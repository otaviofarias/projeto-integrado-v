==> flow/design.v <==
module sync_fifo #(parameter DEPTH=8, DWIDTH=16)
(
        input               	rstn,                
                            	clk,                 
                            	wr_en, 				 
                            	rd_en, 				 
        input      [DWIDTH-1:0] din, 				 
        output reg [DWIDTH-1:0] dout, 				 
        output              	empty, 				 
                            	full 				 
);
  reg [$clog2(DEPTH)-1:0]   wptr;
  reg [$clog2(DEPTH)-1:0]   rptr;
  reg [DWIDTH-1 : 0]    fifo[DEPTH];
  always @ (posedge clk) begin
    if (rstn) begin
      wptr <= 0;
    end else begin
      if (wr_en & !full) begin
        fifo[wptr] <= din;
        wptr <= wptr + 1;
      end
    end
  end
  initial begin
    $monitor("[%0t] [FIFO] wr_en=%0b din=0x%0h rd_en=%0b dout=0x%0h empty=%0b full=%0b",
             $time, wr_en, din, rd_en, dout, empty, full);
  end
  always @ (posedge clk) begin
    if (rstn) begin
      rptr <= 0;
    end else begin
      if (rd_en & !empty) begin
        dout <= fifo[rptr];
        rptr <= rptr + 1;
      end
    end
  end
  assign full  = (wptr + 1) == rptr;
  assign empty = wptr == rptr;
endmodule
* Reports on sync_fifo *
Tool output for the design above, in the order of the flow.
Line numbers count from 1 in the design file above.
Operators: Yosys type, input widths -> output width; for muxes data width and select width s.
Library cell names are shortened.
Not given: --

set-up
  top module = sync_fifo
  clock port = clk
  standard-cell library = sky130hd
  corner = tt_025C_1v80

* Word-level counts *
Source: Yosys, flattened and elaborated, memories not mapped. Widths are those after wreduce. Registers that Yosys merges into a memory's read port (data or address) are not register bits. Print and check cells do not count. Equal cells are merged and count once.
Yosys's memory passes give these memory sizes; they may raise the number of words (mostly to a power of two), join words into wider ones and drop unused or constant bits.

operators by class
  add/subtract/negate cells = 2
  eq/ne operators = 2
  muxes and demuxes = 6
  bitwise logic cells = 3
  reduce/logical cells = 3

operators with widths
  operator             number
  $mux 16              2
  $mux 3               2
  $add 3x1->4 const B  1
  $eq 4x3->1           1
  $add 3x1->3 const B  1
  $eq 3x3->1           1
  $and 1x1->1          2
  $logic_not 1->1      2
  $reduce_and 2->1     1
  $mux 1               2
  $not 1->1            1

bit counts
  flip-flop bits (word level) = 6
  memory bits (writable) = 128
  word width x clocked read ports = 16
  memories kept = 1
  output and inout bits = 18
  elaborated cells = 19

memories
  memory  depth  width  rd ports  wr ports  line  source
  fifo    8      16     1         1         14    reg [DWIDTH-1 : 0]    fifo[DEPTH];

* Logic depth *
Longest topological path by Yosys (ltp), each cell counted once; first at word level (registers and memories cut), then after technology mapping (sequential cells cut; the memories' decode and read muxes count).

logic depth
  depth in word-level cells = 6
  ABC_AREA = 0
  mapped depth = 5

* Synthesis result *
Yosys stat after the flow's synthesis: flattened, memories mapped to cells. It holds for the ABC_AREA given above (unset counts as 0); a run with the other value may have another netlist.

mapped netlist
  mapped cells = 264
  chip area (Yosys) = 0.0057868 sq mm
  flip-flops = 150
  buffer cells = 12

cell types
  cell      number  area in all (sq um)
  edfxtp_1  144     4.32E+03
  mux4_2    32      720.691
  mux2_2    16      180.173
  dfxtp_1   6       120.115
  xor2_1    6       52.55
  buf_6     3       33.782
  a211oi_1  4       30.029
  ha_1      2       25.024
  nor3_1    5       25.024
  clkbuf_1  6       22.522
  nor2_1    6       22.522
  mux2i_1   2       20.019
  nand2b_1  3       18.768
  nor2b_1   3       18.768
  nor4_1    3       18.768
  xor2_2    1       16.266
  mux2_4    1       15.014
  nand2_1   4       15.014

Other cell types: 14; their cells: 17.

* Worst setup path after synthesis *
Path of least setup slack by OpenSTA after synthesis, without wires, with an ideal clock, recovery checks aside; 20% of the period is set as input and as output delay. Where synthesis merged equal registers, the netlist keeps one of their names.

timing post-synthesis
  path kind = input to register
  start = input rstn
  end = memory fifo[1][0]
  period = 3660 ps
  input delay = 732 ps
  setup time = 430 ps
  time at the first pin = 732 ps
  data arrival time = 2825 ps
  data required time = 3230 ps
  path slack = 404 ps
  path delay = 2523 ps
  stages on the path = 4
  path buffers = 1
  period reached after synthesis = 3256 ps

"path delay" is the arrival time less input delay plus setup time.
"stages on the path" counts driving pins, that of a launching flip-flop among them; a cell with two outputs on the path counts twice.
"period reached after synthesis" is the clock period less the worst setup slack; recovery checks do not enter. This is arithmetic on one report: input and output delays are still those of the set period (20% each).
The rows between start and end are the longest chain of elaborated cells between them; the timing report does not say that the signal goes this way. Where chains are equally long, one stands for them.
A line is the first line of the expression or statement that the cell stems from. Yosys adds cells for indexed reads and writes and turns some case tables into memories.
The path ends at the enable pin of a flip-flop; only ways to that pin are counted.

between the ends, post-synthesis
  cell sequence = clkbuf_1 inv_1 nand3_1 nor4_1
  length of the longest elaborated chain = 1
  elaborated cells on any way between the ends = 2
  source lines of those cells = 1
  classes of those cells = mux (2)

ends and longest elaborated chain, post-synthesis
  what             line  source
  start, declared  3     input rstn,
  $mux 3           16    if (rstn) begin
  end, declared    14    reg [DWIDTH-1 : 0]    fifo[DEPTH];

* Path in the finished layout *
From the final timing report of stored run 1: the path of least setup slack in the routed layout; clock arrival at registers is part of the times.
The report prints the path's times to 10 ps; the period is as set.

timing after layout
  path kind = register to output
  start = register wptr[1]
  end = output full
  period = 5060 ps
  external output delay = 1010 ps
  time at the first pin = 410 ps
  data arrival time = 2440 ps
  data required time = 4050 ps
  path slack = 1600 ps
  stages on the path = 6
  path buffers = 1

The rows between start and end are the longest chain of elaborated cells between them; the timing report does not say that the signal goes this way. Where chains are equally long, one stands for them.

between the ends, after layout
  cell sequence = dfxtp_1 ha_1 xor2_2 xor2_1 nor2_1 clkdlybuf4s50_1
  length of the longest elaborated chain = 2
  elaborated cells on any way between the ends = 2
  classes of those cells = add/sub (1); eq/ne (1)

ends and longest elaborated chain, after layout
  what             line  source
  start, declared  12    reg [$clog2(DEPTH)-1:0]   wptr;
  start, assigned  17    wptr <= 0;
  start, assigned  21    wptr <= wptr + 1;
  $add 3x1->4      39    assign full  = (wptr + 1) == rptr;
  $eq 4x3->1       39
  end, declared    10    full

## Implementation results

Record of 2 stored runs of the RTL-to-layout flow on sync_fifo, platform sky130hd. The runs are unordered. Constraints: input delay and output delay 20% of the set period each, output load 0.01 pF.
By "achieved clock period" is meant the clock period of the run minus its worst setup slack. This is arithmetic on one report: input and output delays are still those of the set period (20% each).
By "time used up by the worst setup path" is meant the share of the clock period that the worst setup path is allowed (20% is reserved at inputs, 20% at outputs), minus its slack. Clock arrival times at its registers enter into it.
By "total power after layout" is meant OpenSTA's value without simulated activity: inputs other than the clock are taken to toggle once in ten clock periods, and the tool carries that through the logic.
"time used up by the worst setup path" is given in steps of 10 ps.
Among the settings, - means not set for that run.

name                                            stored run 1        stored run 2
period_ns                                       5.06                4.28
CORE_UTILIZATION                                48                  40
SETUP_SLACK_MARGIN                              0.41                -
PLACE_DENSITY_LB_ADDON                          0.06                -
CORE_MARGIN                                     2                   2
CELL_PAD_IN_SITES_GLOBAL_PLACEMENT              3                   -
GPL_TIMING_DRIVEN                               1                   -
GPL_ROUTABILITY_DRIVEN                          1                   -
CTS_CLUSTER_DIAMETER                            227                 -
SLEW_MARGIN                                     30                  20
MIN_ROUTING_LAYER                               met1                -
CAP_MARGIN                                      20                  20
setup TNS (ps)                                  0                   0
final design utilization                        0.585               0.507
achieved clock period (ps)                      3456                3251
time used up by the worst setup path (ps)       2440                2400
worst path kind                                 register to output  register to output
setup slack of the critical path (ps)           1604                1029
area of the die (sq mm)                         0.0129504           0.0154455
smallest hold slack (ps)                        606                 631
synthesized cell area (sq mm)                   0.0057868           0.0057868
total power after layout (µW)                   3257                3992
standard-cell area of the final layout (sq mm)  0.0069717           0.0070931
